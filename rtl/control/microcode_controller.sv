==> flow/design.v <==
`timescale 1ns/1ps
module microcode_controller #(
    parameter DATA_WIDTH = 8,
    parameter ACC_WIDTH = 32,
    parameter ADDR_WIDTH = 16,
    parameter MAX_SEQ_LEN = 16
)(
    input  logic                      clk,
    input  logic                      rst_n,
    input  logic                      start,
    output logic                      busy,
    output logic                      done,
    input  logic [ADDR_WIDTH-1:0]     ucode_base_addr,
    input  logic [15:0]               ucode_length,
    output logic [ADDR_WIDTH-1:0]     sram_rd_addr,
    input  logic [127:0]              sram_rd_data,
    output logic                      sram_rd_en,
    output logic                      gemm_start,
    input  logic                      gemm_busy,
    output logic [15:0]               gemm_dim_m,
    output logic [15:0]               gemm_dim_k,
    output logic [15:0]               gemm_dim_n,
    output logic                      gemm_transpose_b,
    output logic                      gemm_accumulate,
    output logic                      gemm_requant,
    output logic [15:0]               gemm_imm,
    output logic                      softmax_start,
    input  logic                      softmax_busy,
    output logic [15:0]               softmax_m,
    output logic [15:0]               softmax_n,
    output logic                      softmax_causal,
    output logic                      layernorm_start,
    input  logic                      layernorm_busy,
    output logic [15:0]               layernorm_dim,
    output logic                      gelu_start,
    input  logic                      gelu_busy,
    output logic [15:0]               gelu_count,
    output logic                      vec_start,
    input  logic                      vec_busy,
    output logic [2:0]                vec_op,
    output logic [15:0]               vec_count,
    output logic [15:0]               vec_imm,
    output logic                      dma_start,
    input  logic                      dma_busy,
    output logic                      dma_direction,
    output logic [31:0]               dma_byte_count,
    output logic                      barrier_wait,
    input  logic                      all_engines_idle
);
    typedef struct packed {
        logic [15:0] imm;
        logic [15:0] k;
        logic [15:0] n;
        logic [15:0] m;
        logic [15:0] src1;
        logic [15:0] src0;
        logic [15:0] dst;
        logic [7:0]  flags;
        logic [7:0]  opcode;
    } instruction_t;
    localparam OPCODE_NOP       = 8'h00;
    localparam OPCODE_DMA_LOAD  = 8'h01;
    localparam OPCODE_DMA_STORE = 8'h02;
    localparam OPCODE_GEMM      = 8'h03;
    localparam OPCODE_VEC       = 8'h04;  
    localparam OPCODE_SOFTMAX   = 8'h05;
    localparam OPCODE_LAYERNORM = 8'h06;
    localparam OPCODE_GELU      = 8'h07;
    localparam OPCODE_VEC_ADD   = 8'h08;
    localparam OPCODE_VEC_MUL   = 8'h09;
    localparam OPCODE_VEC_COPY  = 8'h0A;
    localparam OPCODE_BARRIER   = 8'hFE;
    localparam OPCODE_END       = 8'hFF;
    localparam ENGINE_GEMM      = 3'd0;
    localparam ENGINE_SOFTMAX   = 3'd1;
    localparam ENGINE_LAYERNORM = 3'd2;
    localparam ENGINE_GELU      = 3'd3;
    localparam ENGINE_VEC       = 3'd4;
    localparam ENGINE_DMA       = 3'd5;
    localparam NUM_ENGINES      = 6;
    typedef enum logic [2:0] {
        IDLE,
        FETCH,
        DECODE,
        DISPATCH,
        WAIT_BARRIER,
        DONE_STATE
    } state_t;
    state_t state, next_state;
    logic [15:0] pc;
    logic [15:0] ucode_end;
    instruction_t current_instr;
    logic instr_valid;
    logic [NUM_ENGINES-1:0] scoreboard;
    logic [NUM_ENGINES-1:0] scoreboard_set;
    logic [NUM_ENGINES-1:0] scoreboard_clear;
    logic [NUM_ENGINES-1:0] engine_busy;
    assign engine_busy = {dma_busy, vec_busy, gelu_busy, layernorm_busy, softmax_busy, gemm_busy};
    logic [2:0] target_engine;
    always_comb begin
        case (current_instr.opcode)
            OPCODE_GEMM:      target_engine = ENGINE_GEMM;
            OPCODE_SOFTMAX:   target_engine = ENGINE_SOFTMAX;
            OPCODE_LAYERNORM: target_engine = ENGINE_LAYERNORM;
            OPCODE_GELU:      target_engine = ENGINE_GELU;
            OPCODE_VEC, OPCODE_VEC_ADD, OPCODE_VEC_MUL, OPCODE_VEC_COPY: 
                              target_engine = ENGINE_VEC;
            OPCODE_DMA_LOAD,
            OPCODE_DMA_STORE: target_engine = ENGINE_DMA;
            default:          target_engine = 3'd7;
        endcase
    end
    always_ff @(posedge clk or negedge rst_n) begin
        if (!rst_n) scoreboard <= '0;
        else scoreboard <= (scoreboard | scoreboard_set) & ~scoreboard_clear;
    end
    always_comb scoreboard_clear = ~engine_busy & scoreboard;
    always_ff @(posedge clk or negedge rst_n) begin
        if (!rst_n) begin
            state <= IDLE;
            pc <= '0;
            ucode_end <= '0;
            current_instr <= '0;
            instr_valid <= 1'b0;
            scoreboard_set <= '0;
            gemm_start <= 1'b0;
            softmax_start <= 1'b0;
            layernorm_start <= 1'b0;
            gelu_start <= 1'b0;
            vec_start <= 1'b0;
            dma_start <= 1'b0;
            barrier_wait <= 1'b0;
            gemm_dim_m <= '0; gemm_dim_k <= '0; gemm_dim_n <= '0;
            gemm_transpose_b <= '0; gemm_accumulate <= '0; gemm_requant <= '0; gemm_imm <= '0;
            softmax_m <= '0; softmax_n <= '0; softmax_causal <= '0;
            layernorm_dim <= '0;
            gelu_count <= '0;
            vec_op <= '0; vec_count <= '0; vec_imm <= '0;
            dma_direction <= '0; dma_byte_count <= '0;
        end else begin
            gemm_start <= 1'b0;
            softmax_start <= 1'b0;
            layernorm_start <= 1'b0;
            gelu_start <= 1'b0;
            vec_start <= 1'b0;
            dma_start <= 1'b0;
            scoreboard_set <= '0;
            barrier_wait <= 1'b0;
            state <= next_state;
            case (state)
                IDLE: begin
                    pc <= '0;
                    instr_valid <= 1'b0;
                    if (start) ucode_end <= ucode_length;
                end
                FETCH: begin
                    sram_rd_addr <= ucode_base_addr + pc;
                    sram_rd_en <= 1'b1;
                end
                DECODE: begin
                    sram_rd_en <= 1'b0;
                    current_instr <= instruction_t'(sram_rd_data);
                    instr_valid <= 1'b1;
                end
                DISPATCH: begin
                    if (instr_valid) begin
                        case (current_instr.opcode)
                            OPCODE_NOP: begin
                                pc <= pc + 1;
                                instr_valid <= 1'b0;
                            end
                            OPCODE_GEMM: begin
                                if (!scoreboard[ENGINE_GEMM]) begin
                                    gemm_start <= 1'b1;
                                    gemm_dim_m <= current_instr.m;
                                    gemm_dim_k <= current_instr.k;
                                    gemm_dim_n <= current_instr.n;
                                    gemm_transpose_b <= current_instr.flags[0];
                                    gemm_requant <= current_instr.flags[1];
                                    gemm_accumulate <= current_instr.flags[2];
                                    gemm_imm <= current_instr.imm;
                                    scoreboard_set[ENGINE_GEMM] <= 1'b1;
                                    pc <= pc + 1;
                                    instr_valid <= 1'b0;
                                end
                            end
                            OPCODE_SOFTMAX: begin
                                if (!scoreboard[ENGINE_SOFTMAX]) begin
                                    softmax_start <= 1'b1;
                                    softmax_m <= current_instr.m;
                                    softmax_n <= current_instr.n;
                                    softmax_causal <= current_instr.flags[0];
                                    scoreboard_set[ENGINE_SOFTMAX] <= 1'b1;
                                    pc <= pc + 1;
                                    instr_valid <= 1'b0;
                                end
                            end
                            OPCODE_LAYERNORM: begin
                                if (!scoreboard[ENGINE_LAYERNORM]) begin
                                    layernorm_start <= 1'b1;
                                    layernorm_dim <= current_instr.n;  
                                    scoreboard_set[ENGINE_LAYERNORM] <= 1'b1;
                                    pc <= pc + 1;
                                    instr_valid <= 1'b0;
                                end
                            end
                            OPCODE_GELU: begin
                                if (!scoreboard[ENGINE_GELU]) begin
                                    gelu_start <= 1'b1;
                                    gelu_count <= current_instr.n;  
                                    scoreboard_set[ENGINE_GELU] <= 1'b1;
                                    pc <= pc + 1;
                                    instr_valid <= 1'b0;
                                end
                            end
                            OPCODE_VEC, OPCODE_VEC_ADD, OPCODE_VEC_MUL, OPCODE_VEC_COPY: begin
                                if (!scoreboard[ENGINE_VEC]) begin
                                    vec_start <= 1'b1;
                                    vec_count <= current_instr.n;
                                    vec_imm <= current_instr.imm;
                                    case (current_instr.opcode)
                                        OPCODE_VEC_ADD: vec_op <= 3'b001;  
                                        OPCODE_VEC_MUL: vec_op <= 3'b010;  
                                        OPCODE_VEC_COPY: vec_op <= 3'b110;  
                                        default: vec_op <= 3'b000;
                                    endcase
                                    scoreboard_set[ENGINE_VEC] <= 1'b1;
                                    pc <= pc + 1;
                                    instr_valid <= 1'b0;
                                end
                            end
                            OPCODE_DMA_LOAD: begin
                                if (!scoreboard[ENGINE_DMA]) begin
                                    dma_start <= 1'b1;
                                    dma_direction <= 1'b0;  
                                    dma_byte_count <= {current_instr.m, current_instr.n};  
                                    dma_byte_count <= {16'd0, current_instr.m};
                                    scoreboard_set[ENGINE_DMA] <= 1'b1;
                                    pc <= pc + 1;
                                    instr_valid <= 1'b0;
                                end
                            end
                            OPCODE_DMA_STORE: begin
                                if (!scoreboard[ENGINE_DMA]) begin
                                    dma_start <= 1'b1;
                                    dma_direction <= 1'b1;  
                                    dma_byte_count <= {16'd0, current_instr.m};
                                    scoreboard_set[ENGINE_DMA] <= 1'b1;
                                    pc <= pc + 1;
                                    instr_valid <= 1'b0;
                                end
                            end
                            OPCODE_BARRIER: begin
                                barrier_wait <= 1'b1;
                            end
                            OPCODE_END: begin
                            end
                            default: begin
                                pc <= pc + 1;
                                instr_valid <= 1'b0;
                            end
                        endcase
                    end
                end
                WAIT_BARRIER: begin
                    barrier_wait <= 1'b1;
                    if (all_engines_idle) begin
                        pc <= pc + 1;
                        instr_valid <= 1'b0;
                    end
                end
                DONE_STATE: begin
                end
                default: begin
                end
            endcase
        end
    end
    always_comb begin
        next_state = state;
        case (state)
            IDLE: if (start) next_state = FETCH;
            FETCH: next_state = DECODE;
            DECODE: next_state = DISPATCH;
            DISPATCH: begin
                if (instr_valid) begin
                    case (current_instr.opcode)
                        OPCODE_END: next_state = DONE_STATE;
                        OPCODE_BARRIER: next_state = WAIT_BARRIER;
                        default: begin
                            if (!scoreboard[target_engine]) next_state = FETCH;
                        end
                    endcase
                end
            end
            WAIT_BARRIER: if (all_engines_idle) next_state = FETCH;
            DONE_STATE: next_state = IDLE;
            default: next_state = IDLE;
        endcase
    end
    assign busy = (state != IDLE);
    assign done = (state == DONE_STATE);
endmodule
* Reports on microcode_controller
The steps from the RTL of microcode_controller to its reports follow in flow order. Line numbers count from 1 in the design file above. Library cell names are shortened. The mark - stands for no value.
Design: design top microcode_controller, clock clk, cell library sky130hd, corner tt_025C_1v80

* After elaboration
Source: Yosys, flattened and elaborated, memories not mapped. Widths are those after wreduce. Registers that Yosys merges into a memory's read port (data or address) are not register bits. Print and check cells do not count. Yosys's memory passes give these memory sizes; they may raise the number of words (mostly to a power of two), join words into wider ones and drop unused or constant bits.
Bit counts: flip-flop bits (word level) 384, bits in latches 0, memory bits (writable) 0, bits in read-only memories 48, word width x clocked read ports 0, memories 1, bits of input ports 170, output and inout bits 226, elaborated cells 160
Cells by class: add/subtract/negate cells 2, $mul 0, divide/modulo/power cells 0, order comparisons 0, equal/unequal tests 31, shifts and indexed selects 1, muxes and demuxes 61, bitwise operators 10, reductions and logical operators 22
Memories:
- (name not given) | depth 16, bits a word 3, read ports 1, write ports 0, line 101 | case (current_instr.opcode)
Operators with widths (count):
- 16-bit 2-to-1 mux | 8
- 16-bit parallel mux with 7-bit select | 1
- 32-bit 2-to-1 mux | 2
- 16-bit parallel mux with 3-bit select | 1
- 1-bit 2-to-1 mux | 36
- 8-bit by 3-bit == test with 1-bit output with constant B | 4
- 4-bit AND reduction | 7
- 8-bit by 4-bit == test with 1-bit output with constant B | 3
- 16-bit by 1-bit adder with 16-bit output with constant B | 1
- 16-bit adder | 1
- 8-bit by 2-bit == test with 1-bit output with constant B | 2
- 8-bit == test with constant B | 2
- 3-bit inequality test with constant B | 5
- 3-bit parallel mux with 5-bit select | 1
- 3-bit 2-to-1 mux | 5
- 2-bit inequality test with constant B | 7
- 6-bit AND | 2
- 6-bit inverter | 2
- 10-bit AND reduction | 1
- 3-bit parallel mux with 3-bit select | 1
- 4-bit inequality test with constant B | 2
- 8-bit by 1-bit == test with 1-bit output with constant B | 1
- 1-bit parallel mux with 7-bit select | 1
- 2-bit AND reduction | 3
- 3-bit by 2-bit == test with 1-bit output with constant B | 2
- 3-bit == test with constant B | 2
- 3-bit nonzero test | 2
- 6-bit by 3-bit variable part select with 1-bit output | 1
Not listed: further kinds 13, cells in them 21.

* Longest topological paths
Depth = most cells in a row (Yosys ltp): at word level without a register or memory, in the mapped netlist without a sequential cell, where the memories' decode and read muxes count.
Logic depth: word-level depth 7, ABC_AREA 0, depth in mapped cells 10, mapped depth without buffers 9

* Mapped cells and area
The flow's flattened synthesis, as Yosys stat reports it; memories are mapped. The netlist is that of the ABC_AREA named above (0 if unset); the other value can give another one. Totals and module areas in this step are rounded.
Cell types:
- dfrtp_1 | count 292, area in all 7.31E+03 sq um
- mux2_2 | count 193, area in all 2.17E+03 sq um
- nand2_1 | count 168, area in all 630.605 sq um
- edfxtp_1 | count 17, area in all 510.49 sq um
- mux2_1 | count 19, area in all 213.955 sq um
- ha_1 | count 16, area in all 200.192 sq um
- buf_4 | count 20, area in all 150.144 sq um
- o21ai_0 | count 25, area in all 125.12 sq um
- buf_2 | count 24, area in all 120.115 sq um
- xnor2_1 | count 12, area in all 105.101 sq um
- nor2_1 | count 27, area in all 101.347 sq um
- a21oi_1 | count 19, area in all 95.091 sq um
- buf_6 | count 7, area in all 78.826 sq um
- nand2b_1 | count 10, area in all 62.56 sq um
- o21a_1 | count 7, area in all 52.55 sq um
- a21o_1 | count 6, area in all 45.043 sq um
- o31ai_1 | count 6, area in all 45.043 sq um
- xor2_1 | count 5, area in all 43.792 sq um
Not listed: further types 45, cells in them 112.
Synthesis totals: standard cells after synthesis 985, synthesis area 13000 sq um, sequential area 7800 sq um, flip-flop cells 309, buffer cells 61

* Worst setup path after synthesis
OpenSTA on the mapped netlist: ideal clock, no wires. The path of least setup slack (recovery checks aside). Input and output delay are each 20% of the period. Register names are those of the netlist, which keeps one name where synthesis merged equal registers.
Timing post-synthesis: path type reg2reg, start point reg current_instr, end point reg gemm_dim_m[0], clock period 2120 ps, library setup time 128 ps, launch time at the first pin 0 ps, arrival 1970 ps, required time 1992 ps, slack 22 ps, delay of the path 2098 ps, driving pins on the path 7, path buffers 2, synthesis period reached 2098 ps
"delay of the path" = arrival - input delay + setup time. "driving pins on the path": output pins that drive a net of the path, with the launching flip-flop's if there is one; two outputs of one cell count as two. "synthesis period reached" is the clock period less the worst setup slack; recovery checks do not enter. This is arithmetic on one report: input and output delays are still those of the set period (20% each). An end named without its bit number is one bit of that signal or, where synthesis recoded a state register, one of its new flip-flops. The rows between start and end are the longest chain of elaborated cells between them; the timing report does not say that the signal goes this way. Where chains are equally long, one stands for them. Each line given opens the expression or statement behind the cell; cells for indexed reads and writes are added by Yosys, which also makes memories of some case tables.
On the way, post-synthesis: path through dfrtp_1 > nor4_4 > nand3_2 > nor4_4 > buf_4 > buf_4 > mux2_1, length of the longest elaborated chain 2, elaborated cells between the ends (all ways) 2, source lines of those cells 1, those cells by class 1 x eq/ne; 1 x reduce/logical
Ends and longest elaborated chain, post-synthesis:
- from (decl) | line 92 | instruction_t current_instr;
- from (assign) | line 123 | current_instr <= '0;
- from (assign) | line 162 | current_instr <= instruction_t'(sram_rd_data);
- 8-bit by 2-bit == test with 1-bit output | line 167 | case (current_instr.opcode)
- 4-bit AND reduction
- to (assign) | line 133 | gemm_dim_m <= '0; gemm_dim_k <= '0; gemm_dim_n <= '0;
- to (assign) | line 175 | gemm_dim_m <= current_instr.m;
- to (decl) | line 20 | output logic [15:0]               gemm_dim_m,

* Path in the finished layout
Path of least setup slack in the final report of run 2 (OpenROAD, finished layout, wires in). Where an end is a register, its clock arrival counts in the times. The path's times are printed in steps of 10 ps; the period is the one set.
Timing after layout: path type reg2out, start point reg state[1], end point out busy, clock period 3730 ps, output delay 750 ps, launch time at the first pin 500 ps, arrival 2090 ps, required time 2980 ps, slack 900 ps, driving pins on the path 5, path buffers 2
The rows between start and end are the longest chain of elaborated cells between them; the timing report does not say that the signal goes this way. Where chains are equally long, one stands for them.
On the way, after layout: path through dfrtp_1 > nor3_1 > buf_4 > inv_1 > clkdlybuf4s50_1, length of the longest elaborated chain 1, elaborated cells between the ends (all ways) 1, source lines of those cells 1, those cells by class 1 x reduce/logical
Ends and longest elaborated chain, after layout:
- from (decl) | line 89 | state_t state, next_state;
- from (assign) | line 120 | state <= IDLE;
- from (assign) | line 149 | state <= next_state;
- 3-bit nonzero test | line 301 | assign busy = (state != IDLE);
- to (decl) | line 11 | output logic                      busy,

Top module microcode_controller; platform sky130hd; tools Yosys and OpenROAD; 2 stored runs in no particular order. Input and output delays are each 20% of the period that was set; the output load is 0.01 pF.
"clock period achieved": clock period set for the run, less the worst setup slack. It is reckoned from that one timing run; input and output delays stay at 20% of the period that was set.
"worst setup path time" is the time allowed to the run's worst setup path (the clock period less input and output delay, where it has them) less its slack. Clock arrival times count: a late capture clock shortens it, a late launch clock lengthens it.
"total power after layout" is the tool's figure for a default switching activity; nothing was simulated.
"worst setup path time" is known to 10 ps.
Results are given in rounded form.

* Run 1 | settings: period_ns 1.25; CORE_UTILIZATION 66; PLACE_DENSITY 0.5; CORE_ASPECT_RATIO 0.8; TNS_END_PERCENT 5; CTS_CLUSTER_DIAMETER 291; CAP_MARGIN 5; MIN_ROUTING_LAYER met1; CORE_MARGIN 2; SLEW_MARGIN 20 | not finished: clock tree synthesis ended with error DPL-0033
* Run 2 | settings: period_ns 3.73; CORE_UTILIZATION 53; PLACE_DENSITY 0.95; CTS_CLUSTER_SIZE 41; CTS_CLUSTER_DIAMETER 61; SLEW_MARGIN 25; MIN_ROUTING_LAYER met1; CAP_MARGIN 20; CORE_MARGIN 2 | results: clock period achieved 2831 ps; total negative setup slack 0 ps; standard-cell area of the final layout 17000 sq um; utilization 72%; worst setup path time 2090 ps; worst setup path kind reg2out; Yosys chip area after synthesis 13000 sq um; worst hold slack in the final report 480 ps; worst setup slack after layout 900 ps; die size 26000 sq um; total power after layout 0.01 W
